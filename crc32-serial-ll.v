==> flow/design.v <==
module crc32_serial_ll (
	input reset, enable, clk, d,
	output reg [31:0] q
);
	wire c;
	assign c = q[31] ^ d;
	always @(posedge clk)
		if (reset)
			q <= 32'hFFFFFFFF;
		else
		if (enable) begin
			q[0]  <= 0     ^ c;
			q[1]  <= q[0]  ^ c;
			q[2]  <= q[1]  ^ c;
			q[3]  <= q[2];
			q[4]  <= q[3]  ^ c;
			q[5]  <= q[4]  ^ c;
			q[6]  <= q[5];
			q[7]  <= q[6]  ^ c;
			q[8]  <= q[7]  ^ c;
			q[9]  <= q[8];
			q[10] <= q[9]  ^ c;
			q[11] <= q[10] ^ c;
			q[12] <= q[11] ^ c;
			q[13] <= q[12];
			q[14] <= q[13];
			q[15] <= q[14];
			q[16] <= q[15] ^ c;
			q[17] <= q[16];
			q[18] <= q[17];
			q[19] <= q[18];
			q[20] <= q[19];
			q[21] <= q[20];
			q[22] <= q[21] ^ c;
			q[23] <= q[22] ^ c;
			q[24] <= q[23];
			q[25] <= q[24];
			q[26] <= q[25] ^ c;
			q[27] <= q[26];
			q[28] <= q[27];
			q[29] <= q[28];
			q[30] <= q[29];
			q[31] <= q[30];
		end
endmodule
## Tool chain data of crc32_serial_ll

The steps from the RTL of crc32_serial_ll to its reports follow in flow order.
Lines are those of the file above, counted from 1.
Operators carry their Yosys type and port widths (W data, S select, Z words).
Library cell names are shortened.
Not given: --

| design | value |
|---|---|
| design top | crc32_serial_ll |
| clock port | clk |
| standard-cell library | sky130hd |
| timing corner | tt_025C_1v80 |

## Elaborated design

Counts by Yosys on the flattened word-level netlist (proc, flatten, opt, wreduce; memories kept). Register bits leave out memories and registers merged into their read ports (data or address); mux counts leave out enables and synchronous resets folded into registers. Print and check cells are left out. Cells with the same type and inputs are merged into one.

| storage and ports | value |
|---|---|
| register bits | 32 |
| bits of input ports | 4 |
| output and inout bits | 32 |

| operators by class | value |
|---|---|
| bitwise logic cells | 14 |

Operators with widths:

| kind | count |
|---|---|
| $xor A1 B1 Y1 | 14 |

## Logic depth

Longest topological path by Yosys (ltp), each cell counted once; first at word level (registers and memories cut), then after technology mapping (sequential cells cut; the memories' decode and read muxes count).

| depth | value |
|---|---|
| depth in word-level cells | 2 |
| ABC_AREA | 0 |
| depth in mapped cells | 4 |

## Mapped cells and area

Yosys stat after the flow's synthesis: flattened, memories mapped to cells. It holds for the ABC_AREA given above (unset counts as 0); a run with the other value may have another netlist.
The area totals of this step are shown rounded.

Cell types:

| cell type | count | total area (µm²) |
|---|---|---|
| dfxtp_1 | 32 | 640.614 |
| a211o_1 | 32 | 280.269 |
| xor3_1 | 10 | 237.728 |
| nor2b_1 | 31 | 193.936 |
| xor3_4 | 3 | 82.579 |
| buf_2 | 5 | 25.024 |
| buf_6 | 2 | 22.522 |
| clkbuf_1 | 5 | 18.768 |
| xor2_1 | 1 | 8.758 |
| and2b_1 | 1 | 7.507 |
| buf_4 | 1 | 7.507 |

| synthesis totals | value |
|---|---|
| standard cells after synthesis | 123 |
| mapped area | 0.00153 mm² |
| mapped flip-flops | 32 |

## Path before layout

Source: OpenSTA report_checks on the synthesized netlist (no wires, ideal clock, input and output delay 20% of the period each), path of least setup slack; recovery checks are left aside. Register names are those of the netlist, which keeps one name where synthesis merged equal registers.

| path post-synthesis | value |
|---|---|
| path type | input port to flip-flop |
| from | input d |
| to | register q[5] |
| period | 3.07 ns |
| library setup time | 0.120 ns |
| launch time at the first pin | 0.614 ns |
| arrival time | 1.493 ns |
| data required time | 2.950 ns |
| path slack | 1.457 ns |
| delay of the path | 0.999 ns |
| driving pins on the path | 4 |
| synthesis period reached | 1.613 ns |

"delay of the path" = arrival - input delay + setup time.
"driving pins on the path" counts driving pins, that of a launching flip-flop among them; a cell with two outputs on the path counts twice.
"synthesis period reached" is the clock period less the worst setup slack; recovery checks do not enter. This is arithmetic on one report: input and output delays are still those of the set period (20% each).
Between the ends stands the longest chain of elaborated cells between them, by number of cells; it is not shown to be the way that was timed. Of several equally long chains one is given.
A line is the first line of the expression or statement that the cell stems from. Yosys adds cells for indexed reads and writes and turns some case tables into memories.

| on the way, post-synthesis | value |
|---|---|
| path through | buf_2 -> buf_6 -> xor3_4 -> a211o_1 |
| cells in the longest elaborated chain | 2 |
| elaborated cells on any way between the ends | 2 |
| source lines of those cells | 2 |

RTL lines, path post-synthesis:

| what | RTL line | source |
|---|---|---|
| from (decl) | 2 | `input reset, enable, clk, d,` |
| $xor A1 B1 Y1 | 6 | `assign c = q[31] ^ d;` |
| $xor A1 B1 Y1 | 17 | `q[5] <= q[4] ^ c;` |
| to (assign) | 9 | `q <= 32'hFFFFFFFF;` |
| to (assign) | 17 |  |
| to (decl) | 3 | `output reg [31:0] q` |

## Path in the finished layout

Path of least setup slack in the final report of record 1 (OpenROAD, finished layout, wires in). Where an end is a register, its clock arrival counts in the times.

| path post-layout | value |
|---|---|
| path type | input port to flip-flop |
| from | input d |
| to | register q[7] |
| period | 3.02 ns |
| library setup time | 0.11 ns |
| launch time at the first pin | 0.60 ns |
| arrival time | 2.26 ns |
| data required time | 3.19 ns |
| path slack | 0.93 ns |
| driving pins on the path | 3 |

Between the ends stands the longest chain of elaborated cells between them, by number of cells; it is not shown to be the way that was timed. Of several equally long chains one is given.

| on the way, post-layout | value |
|---|---|
| path through | clkdlybuf4s50_1 -> xor3_4 -> a211o_1 |
| cells in the longest elaborated chain | 2 |
| elaborated cells on any way between the ends | 2 |
| source lines of those cells | 2 |

RTL lines, path post-layout:

| what | RTL line | source |
|---|---|---|
| from (decl) | 2 | `input reset, enable, clk, d,` |
| $xor A1 B1 Y1 | 6 | `assign c = q[31] ^ d;` |
| $xor A1 B1 Y1 | 19 | `q[7] <= q[6] ^ c;` |
| to (assign) | 9 | `q <= 32'hFFFFFFFF;` |
| to (assign) | 19 |  |
| to (decl) | 3 | `output reg [31:0] q` |

FLOW RESULTS
============

Module crc32_serial_ll, platform sky130hd: 2 stored runs of the flow (Yosys, OpenROAD) with differing settings, in no particular order. Input and output delays are each 20% of the period that was set; the output load is 0.01 pF.
"achieved clock period" = clock period - worst setup slack. The figure is calculated, with input and output delays left at 20% of the set period.
"worst setup path time" = time allowed to the worst setup path (clock period - input delay - output delay, where it has them) - its slack; a late launch clock adds to it, a late capture clock takes from it.
"total power after layout" rests on the timing tool's default activity at the inputs, not on a simulated workload.
Values from the reports are rounded here.

#### Record 1

| setting | value |
|---|---|
| period_ns | `3.02` |
| CAP_MARGIN | `20` |
| CORE_MARGIN | `2` |
| CORE_UTILIZATION | `40` |
| SLEW_MARGIN | `20` |

| result | value |
|---|---|
| synthesis area | 0.00153 mm² |
| die area | 0.00432 mm² |
| standard-cell area after layout | 0.00201 mm² |
| utilization in the final report | 0.55 |
| worst setup slack after layout | 0.929 ns |
| sum of negative setup slack | 0.000 ns |
| worst-case hold slack | 0.482 ns |
| total power after layout | 1160 uW |
| achieved clock period | 2.091 ns |
| worst setup path time | 1.49 ns |
| kind of the worst setup path | input port to flip-flop |

#### Record 2

| setting | value |
|---|---|
| period_ns | `2.04` |
| CORE_UTILIZATION | `21` |
| SETUP_SLACK_MARGIN | `0.23` |
| PLACE_DENSITY_LB_ADDON | `0.13` |
| CORE_MARGIN | `2` |
| ABC_AREA | `1` |
| CTS_CLUSTER_SIZE | `95` |
| CTS_CLUSTER_DIAMETER | `397` |
| CAP_MARGIN | `20` |
| SLEW_MARGIN | `20` |

| result | value |
|---|---|
| synthesis area | 0.00136 mm² |
| die area | 0.00715 mm² |
| standard-cell area after layout | 0.00183 mm² |
| utilization in the final report | 0.289 |
| worst setup slack after layout | 0.351 ns |
| sum of negative setup slack | 0.000 ns |
| worst-case hold slack | 0.487 ns |
| total power after layout | 1500 uW |
| achieved clock period | 1.689 ns |
| worst setup path time | 1.28 ns |
| kind of the worst setup path | flip-flop to output port |
